==> flow/design.v <==
module mod0(input wire [0:0] clock, input wire [6:0] buttons, output wire [7:0] value);
  wire [0:0] value2;
  wire [0:0] value3;
  wire [0:0] value4;
  wire [0:0] value5;
  wire [15:0] value6;
  wire [0:0] value7;
  wire [0:0] value8;
  wire [0:0] value9;
  wire [0:0] value10;
  wire [15:0] value11;
  wire [15:0] value12;
  wire [15:0] value13;
  wire [0:0] value14;
  wire [0:0] value15;
  wire [15:0] value16;
  wire [15:0] value17;
  wire [7:0] value18;
  wire [7:0] value19;
  wire [7:0] value20;
  reg [0:0] value21 = 1'b0;
  reg [15:0] value23 = 16'b0000000000000000;
  reg [0:0] value25 = 1'b0;
  assign value2 = buttons[5:5];
  assign value3 = (value21 == value2);
  assign value4 = ~value3;
  assign value5 = (value4 & value2);
  assign value6 = (value23 - 16'b0000000000000001);
  assign value7 = buttons[6:6];
  assign value8 = (value25 == value7);
  assign value9 = ~value8;
  assign value10 = (value9 & value7);
  assign value11 = (value23 + 16'b0000000000000001);
  assign value12 = (value10 ? value11 : value23);
  assign value13 = (value5 ? value6 : value12);
  assign value14 = buttons[2:2];
  assign value15 = buttons[1:1];
  mod1 __mod1_value16(clock, 16'b0000000000000000, 16'b0000000000000000, value23, value16);
  assign value17 = (value15 ? value23 : value16);
  assign value18 = value17[15:8];
  assign value19 = value17[7:0];
  assign value20 = (value14 ? value18 : value19);
  initial begin
  end
  always @(posedge clock) begin
    value21 <= value2;
    value23 <= value13;
    value25 <= value7;
  end
  assign value = value20;
endmodule
module mod1(input wire [0:0] clock, input wire [15:0] target, input wire [15:0] read_tensor_id, input wire [15:0] read_index, output wire [15:0] data);
  wire [0:0] value35;
  wire [0:0] value36;
  wire [1:0] value37;
  wire [0:0] value38;
  wire [15:0] value39;
  wire [0:0] value40;
  wire [15:0] value41;
  wire [0:0] value42;
  wire [15:0] value43;
  wire [0:0] value44;
  wire [0:0] value45;
  wire [0:0] value46;
  wire [0:0] value47;
  wire [0:0] value48;
  wire [1:0] value49;
  wire [1:0] value50;
  wire [1:0] value51;
  wire [15:0] value52;
  wire [15:0] value53;
  wire [15:0] value54;
  wire [15:0] value55;
  wire [15:0] value56;
  wire [15:0] value57;
  wire [15:0] value58;
  wire [15:0] value59;
  wire [0:0] value60;
  wire [31:0] value61;
  wire [15:0] value62;
  wire [15:0] value63;
  wire [31:0] value64;
  wire [15:0] value65;
  wire [15:0] value66;
  wire [15:0] value67;
  wire [31:0] value68;
  wire [15:0] value69;
  wire [15:0] value70;
  wire [15:0] value71;
  wire [31:0] value72;
  wire [31:0] value73;
  wire [15:0] value74;
  wire [15:0] value75;
  wire [15:0] value76;
  wire [0:0] value77;
  wire [15:0] value78;
  wire [15:0] value79;
  reg [1:0] value80 = 2'b00;
  reg [15:0] value82_iter2 = 16'b0000000000000000;
  reg [15:0] value84_iter0 = 16'b0000000000000000;
  reg [15:0] value86_iter1 = 16'b0000000000000000;
  reg [15:0] mem0[3:0];
  reg [15:0] mem1[5:0];
  reg [15:0] mem2[5:0];
  assign value35 = (value80 == 2'b00);
  assign value36 = (target == 16'b0000000000000000);
  assign value37 = (value36 ? 2'b01 : 2'b00);
  assign value38 = (value80 == 2'b11);
  assign value39 = (value84_iter0 + 16'b0000000000000001);
  assign value40 = (value39 == 16'b0000000000000010);
  assign value41 = (value86_iter1 + 16'b0000000000000001);
  assign value42 = (value41 == 16'b0000000000000011);
  assign value43 = (value82_iter2 + 16'b0000000000000001);
  assign value44 = (value43 == 16'b0000000000000010);
  assign value45 = (value42 & value44);
  assign value46 = (value40 & value45);
  assign value47 = (value38 & value46);
  assign value48 = (value80 == 2'b01);
  assign value49 = (value48 ? 2'b11 : value80);
  assign value50 = (value47 ? 2'b10 : value49);
  assign value51 = (value35 ? value37 : value50);
  assign value52 = (value44 ? 16'b0000000000000000 : value43);
  assign value53 = (value38 ? value52 : value82_iter2);
  assign value54 = (value40 ? 16'b0000000000000000 : value39);
  assign value55 = (value45 ? value54 : value84_iter0);
  assign value56 = (value38 ? value55 : value84_iter0);
  assign value57 = (value42 ? 16'b0000000000000000 : value41);
  assign value58 = (value44 ? value57 : value86_iter1);
  assign value59 = (value38 ? value58 : value86_iter1);
  assign value60 = (value80 == 2'b11);
  assign value61 = ($signed(value84_iter0) * $signed(16'b0000000000000010));
  assign value62 = value61[15:0];
  assign value63 = (value82_iter2 + value62);
  assign value64 = ($signed(value84_iter0) * $signed(16'b0000000000000011));
  assign value65 = value64[15:0];
  assign value66 = (value86_iter1 + value65);
  assign value67 = mem1[value66];
  assign value68 = ($signed(value86_iter1) * $signed(16'b0000000000000010));
  assign value69 = value68[15:0];
  assign value70 = (value82_iter2 + value69);
  assign value71 = mem2[value70];
  assign value72 = ($signed(value67) * $signed(value71));
  assign value73 = (value72 >> 8);
  assign value74 = value73[15:0];
  assign value75 = mem0[value63];
  assign value76 = (value74 + value75);
  assign value77 = (read_tensor_id == 16'b0000000000000000);
  assign value78 = mem0[read_index];
  assign value79 = (value77 ? value78 : 16'b0000000000000000);
  initial begin
    mem1[0] = 16'b0000000100000000;
    mem1[1] = 16'b0000001000000000;
    mem1[2] = 16'b0000001100000000;
    mem1[3] = 16'b0000010000000000;
    mem1[4] = 16'b0000010100000000;
    mem1[5] = 16'b0000011000000000;
    mem2[0] = 16'b0000000100000000;
    mem2[1] = 16'b0000001000000000;
    mem2[2] = 16'b0000001100000000;
    mem2[3] = 16'b0000010000000000;
    mem2[4] = 16'b0000010100000000;
    mem2[5] = 16'b0000011000000000;
  end
  always @(posedge clock) begin
    value80 <= value51;
    value82_iter2 <= value53;
    value84_iter0 <= value56;
    value86_iter1 <= value59;
    if (value60) begin
      mem0[value63] <= value76;
    end
  end
  assign data = value79;
endmodule
module main(input wire [0:0] clk_25mhz, input wire [6:0] btn, output wire [0:0] wifi_gpio0, output wire [7:0] led);
  wire [7:0] value113;
  wire [7:0] value114;
  mod0 __mod0_value113(clk_25mhz, btn, value113);
  assign value114 = value113[7:0];
  initial begin
  end
  assign wifi_gpio0 = 1'b1;
  assign led = value114;
endmodule
From RTL to reports: main
What the tools print for main, step after step.
Line numbers count from 1 in the design file above.
Cell names lack the library's common part.
{"block": "inputs", "design": "main", "clock_port": "clk_25mhz", "cell_library": "sky130hd", "lib_corner": "tt_025C_1v80"}

Word level
Yosys after proc, flatten, opt, wreduce and memory -nomap, before mapping. Memory bits, and registers merged into a memory's read port (data or address), are not among the register bits. Print and check cells are not counted. Equal cells are merged and count once.
Memory sizes are those after Yosys's memory passes, which may raise the word count (mostly to a power of two), join words into wider ones and drop unused or constant bits.
{"block": "word_totals", "memories": 3, "wordCells": 49, "in_bits": 8, "mem_bits_rw": 64, "ff_bits": 68, "rom_bits": 36}
{"block": "mem_list", "memory": "__mod0_value113.__mod1_value16.mem0", "words": 4, "word_bits": 16, "rd": 2, "write_ports": 1, "line_no": 102, "rtl": "reg [15:0] mem0[3:0];"}
{"block": "mem_list", "memory": "__mod0_value113.__mod1_value16.mem1", "words": 6, "word_bits": 3, "rd": 1, "write_ports": 0, "line_no": 103, "rtl": "reg [15:0] mem1[5:0];"}
{"block": "mem_list", "memory": "__mod0_value113.__mod1_value16.mem2", "words": 6, "word_bits": 3, "rd": 1, "write_ports": 0, "line_no": 104, "rtl": "reg [15:0] mem2[5:0];"}
{"block": "classes", "bitwise": 7, "mul": 2, "n_eq": 7, "add_sub_neg": 9, "reduce_and_logical": 5, "n_mux": 9}
{"block": "op_table", "op": "16-bit by 16-bit multiplier with 24-bit output", "n": 1}
{"block": "op_table", "op": "16-bit by 1-bit adder with 16-bit output with constant B", "n": 4}
{"block": "op_table", "op": "16-bit two-way mux", "n": 4}
{"block": "op_table", "op": "16-bit by 2-bit == test with 1-bit output with constant B", "n": 3}
{"block": "op_table", "op": "16-bit by 3-bit multiplier with 3-bit output with constant B", "n": 1}
{"block": "op_table", "op": "16-bit by 1-bit subtractor with 16-bit output with constant B", "n": 1}
{"block": "op_table", "op": "16-bit adder", "n": 1}
{"block": "op_table", "op": "8-bit two-way mux", "n": 1}
{"block": "op_table", "op": "3-bit adder", "n": 2}
{"block": "op_table", "op": "2-bit two-way mux", "n": 3}
{"block": "op_table", "op": "1-bit AND", "n": 5}
{"block": "op_table", "op": "2-bit AND reduction", "n": 2}
{"block": "op_table", "op": "2-bit nonzero test", "n": 2}
{"block": "op_table", "op": "1-bit == test", "n": 2}
{"block": "op_table", "op": "1-bit NOT", "n": 2}
{"block": "op_table", "op": "2-bit by 1-bit == test with 1-bit output with constant B", "n": 1}
{"block": "op_table", "op": "2-bit adder", "n": 1}
{"block": "op_table", "op": "2-bit == test with constant B", "n": 1}
{"block": "op_table", "op": "2-bit logical NOT", "n": 1}
{"block": "op_table", "op": "1-bit two-way mux", "n": 1}

Depth
Yosys ltp: most cells in a row. Word level: on the elaborated netlist, between registers, memories and ports. Mapped: between sequential cells and ports; inverters and the memories' decode and read muxes count.
{"block": "logic_depth", "depth_word": 6, "ABC_AREA": 0, "depth_mapped": 22, "mapped_depth_nobuf": 22}

Netlist
Source: synth_stat.txt of the flow (Yosys; design flattened, memories mapped). It holds for the ABC_AREA given above (unset counts as 0); a run with the other value may have another netlist.
Totals and module areas in this step are rounded.
{"block": "types", "type": "edfxtp_1", "n": 128, "type_area_um2": 3.84E+03}
{"block": "types", "type": "mux4_2", "n": 30, "type_area_um2": 675.648}
{"block": "types", "type": "ha_1", "n": 42, "type_area_um2": 525.504}
{"block": "types", "type": "xnor2_1", "n": 49, "type_area_um2": 429.162}
{"block": "types", "type": "xor2_1", "n": 23, "type_area_um2": 201.443}
{"block": "types", "type": "nor2_1", "n": 53, "type_area_um2": 198.941}
{"block": "types", "type": "inv_1", "n": 37, "type_area_um2": 138.883}
{"block": "types", "type": "mux2i_1", "n": 13, "type_area_um2": 130.125}
{"block": "types", "type": "nand4_1", "n": 18, "type_area_um2": 112.608}
{"block": "types", "type": "a21oi_1", "n": 20, "type_area_um2": 100.096}
{"block": "types", "type": "nand2_1", "n": 22, "type_area_um2": 82.579}
{"block": "types", "type": "dfxtp_1", "n": 4, "type_area_um2": 80.077}
{"block": "types", "type": "fa_1", "n": 4, "type_area_um2": 80.077}
{"block": "types", "type": "a211oi_1", "n": 10, "type_area_um2": 75.072}
{"block": "types", "type": "nor3_1", "n": 15, "type_area_um2": 75.072}
{"block": "types", "type": "nand3_1", "n": 14, "type_area_um2": 70.067}
{"block": "types", "type": "and3_1", "n": 11, "type_area_um2": 68.816}
{"block": "types", "type": "o21ai_0", "n": 12, "type_area_um2": 60.058}
Other cell types: 41; their cells: 97.
{"block": "mapped", "mapped_cells": 602, "sequential_area_um2": 3920, "buffers": 23, "flip_flops": 132, "mapped_area_um2": 7630}
By module: a second synthesis without flattening, with its own total; a netlist apart from the flattened one above.
{"block": "unflattened", "hier_cells": 658, "hier_area_um2": 8210}
Each row is one instance without its submodules.
{"block": "modules", "mod": "mod1", "n_cells": 505, "n_inst": 1, "area_um2": 6710}
{"block": "modules", "mod": "mod0", "n_cells": 151, "n_inst": 1, "area_um2": 1490}
{"block": "modules", "mod": "main", "n_cells": 2, "n_inst": 1, "area_um2": 11.3}

Worst setup path after synthesis
OpenSTA on the mapped netlist: ideal clock, no wires. The path of least setup slack (recovery checks aside). Input and output delay are each 20% of the period. Register names are those of the netlist, which keeps one name where synthesis merged equal registers.
{"block": "synth_timing", "path_kind": "reg-to-reg", "start": "register __mod0_value113.__mod1_value16.value84_iter0[0]", "end": "memory __mod0_value113.__mod1_value16.mem0[0][15]", "arrival_time_ns": 4.529, "tclk_ns": 4.96, "path_delay_ns": 4.709, "setup_slack_ns": 0.250, "setup_ns": 0.180, "path_stages": 22, "required_time_ns": 4.780, "synth_period_reached_ns": 4.71}
"path_delay_ns" is the arrival time less input delay plus setup time.
"path_stages": output pins that drive a net of the path, with the launching flip-flop's if there is one; two outputs of one cell count as two.
"synth_period_reached_ns" is the clock period less the worst setup slack; recovery checks do not enter. This is arithmetic on one report: input and output delays are still those of the set period (20% each).
Between the ends stands the longest chain of elaborated cells between them, by number of cells; it is not shown to be the way that was timed. Of several equally long chains one is given.
Each line given opens the expression or statement behind the cell; cells for indexed reads and writes are added by Yosys, which also makes memories of some case tables.
The chain passes a memory read, where the word-level depth is cut; so it can be longer than that depth.
Ways into the end's enable are left out, as the timed path ends at the data pin.
{"block": "synth_between", "path_cell_list": "edfxtp_1 ha_1 inv_1 ha_1 ha_1 xnor2_1 xnor2_1 xnor2_1 mux2i_1 nor2_1 ha_1 ha_1 ha_1 inv_1 fa_1 inv_1 ha_1 ha_1 ha_1 nand2_1 o21ai_0 xor2_1", "elab_chain_len": 6}
{"block": "synth_lines", "item": "from (decl)", "line_no": 100, "rtl": "reg [15:0] value84_iter0 = 16'b0000000000000000;"}
{"block": "synth_lines", "item": "from (assign)", "line_no": 167, "rtl": "value84_iter0 <= value56;"}
{"block": "synth_lines", "item": "16-bit by 3-bit multiplier with 3-bit output", "line_no": 134, "rtl": "assign value64 = ($signed(value84_iter0) * $signed(16'b0000000000000011));"}
{"block": "synth_lines", "item": "3-bit adder", "line_no": 136, "rtl": "assign value66 = (value86_iter1 + value65);"}
{"block": "synth_lines", "item": "memory 6 x 3 bit", "line_no": 103, "rtl": "reg [15:0] mem1[5:0];"}
{"block": "synth_lines", "item": "16-bit by 16-bit multiplier with 24-bit output", "line_no": 142, "rtl": "assign value72 = ($signed(value67) * $signed(value71));"}
{"block": "synth_lines", "item": "16-bit adder", "line_no": 146, "rtl": "assign value76 = (value74 + value75);"}
{"block": "synth_lines", "item": "16-bit two-way mux", "line_no": 169, "rtl": "if (value60) begin"}
{"block": "synth_lines", "item": "to (decl)", "line_no": 102, "rtl": "reg [15:0] mem0[3:0];"}
Some nets on the timed path still bear RTL names; the line given drives or declares the net.
{"block": "synth_named_nets", "net": "__mod0_value113.__mod1_value16.value39[1]", "line_no": 109, "rtl": "assign value39 = (value84_iter0 + 16'b0000000000000001);"}

Worst path after layout
From the final timing report of flow run A: the path of least setup slack in the routed layout; clock arrival at registers is part of the times.
{"block": "layout_timing", "path_kind": "reg-to-reg", "start": "register __mod0_value113.__mod1_value16.value84_iter0[0]", "end": "memory __mod0_value113.__mod1_value16.mem0[0][15]", "setup_ns": 0.25, "arrival_time_ns": 4.69, "required_time_ns": 3.60, "path_stages": 22, "setup_slack_ns": -1.10, "tclk_ns": 3.43}
Between the ends stands the longest chain of elaborated cells between them, by number of cells; it is not shown to be the way that was timed. Of several equally long chains one is given.
The chain passes a memory read, where the word-level depth is cut; so it can be longer than that depth.
Ways into the end's enable are left out, as the timed path ends at the data pin.
{"block": "layout_between", "path_cell_list": "edfxtp_1 ha_4 inv_2 ha_4 ha_4 xnor2_2 xnor2_1 xnor2_1 mux2i_1 nor2_1 ha_2 ha_4 ha_4 inv_2 fa_1 inv_2 ha_4 ha_4 ha_4 a21oi_2 o21ai_4 xor2_2", "elab_chain_len": 6}
{"block": "layout_lines", "item": "from (decl)", "line_no": 100, "rtl": "reg [15:0] value84_iter0 = 16'b0000000000000000;"}
{"block": "layout_lines", "item": "from (assign)", "line_no": 167, "rtl": "value84_iter0 <= value56;"}
{"block": "layout_lines", "item": "16-bit by 3-bit multiplier with 3-bit output", "line_no": 134, "rtl": "assign value64 = ($signed(value84_iter0) * $signed(16'b0000000000000011));"}
{"block": "layout_lines", "item": "3-bit adder", "line_no": 136, "rtl": "assign value66 = (value86_iter1 + value65);"}
{"block": "layout_lines", "item": "memory 6 x 3 bit", "line_no": 103, "rtl": "reg [15:0] mem1[5:0];"}
{"block": "layout_lines", "item": "16-bit by 16-bit multiplier with 24-bit output", "line_no": 142, "rtl": "assign value72 = ($signed(value67) * $signed(value71));"}
{"block": "layout_lines", "item": "16-bit adder", "line_no": 146, "rtl": "assign value76 = (value74 + value75);"}
{"block": "layout_lines", "item": "16-bit two-way mux", "line_no": 169, "rtl": "if (value60) begin"}
{"block": "layout_lines", "item": "to (decl)", "line_no": 102, "rtl": "reg [15:0] mem0[3:0];"}
Some nets on the timed path still bear RTL names; the line given drives or declares the net.
{"block": "layout_named_nets", "net": "__mod0_value113.__mod1_value16.value39[1]", "line_no": 109, "rtl": "assign value39 = (value84_iter0 + 16'b0000000000000001);"}

FLOW RESULTS
============

Below are 2 stored runs of the flow (Yosys, OpenROAD; platform sky130hd) on main, each with its settings and what was measured, unordered. Constraints: input delay and output delay 20% of the set period each, output load 0.01 pF.
"timing.achieved_period_ns": clock period set for the run, less the worst setup slack. It is reckoned from that one timing run; input and output delays stay at 20% of the period that was set.
"timing.worst_path_ns" = time allowed to the worst setup path (clock period - input delay - output delay, where it has them) - its slack; a late launch clock adds to it, a late capture clock takes from it.
"total_power_uw" is the tool's figure for a default switching activity; nothing was simulated.
Measured values are rounded.

{"run": "flow run A", "settings": { "period_ns": 3.43, "CAP_MARGIN": 20, "CORE_MARGIN": 2, "CORE_UTILIZATION": 40, "SLEW_MARGIN": 20 }, "results": { "die_footprint_um2": 20200, "worst_setup_slack_ns": -1.10, "total_power_uw": 4130, "ys_area_um2": 7630, "setup_tns_ns": -19.7, "finalCellArea_um2": 9340, "timing.worst_path_ns": 4.53, "worst_setup_path_type": "reg-to-reg", "timing.achieved_period_ns": 4.525, "hold_ws_ns": 0.425 }}
{"run": "flow run B", "settings": { "period_ns": 7.16, "CORE_UTILIZATION": 66, "SETUP_SLACK_MARGIN": 1.94, "PLACE_DENSITY_LB_ADDON": 0.06, "CELL_PAD_IN_SITES_GLOBAL_PLACEMENT": 0, "CELL_PAD_IN_SITES_DETAIL_PLACEMENT": 2, "ABC_AREA": 1, "CTS_CLUSTER_SIZE": 11, "CTS_CLUSTER_DIAMETER": 197, "SLEW_MARGIN": 15, "CAP_MARGIN": 20, "CORE_MARGIN": 2 }, "outcome": "not finished: placement ended with error DPL-0033"}
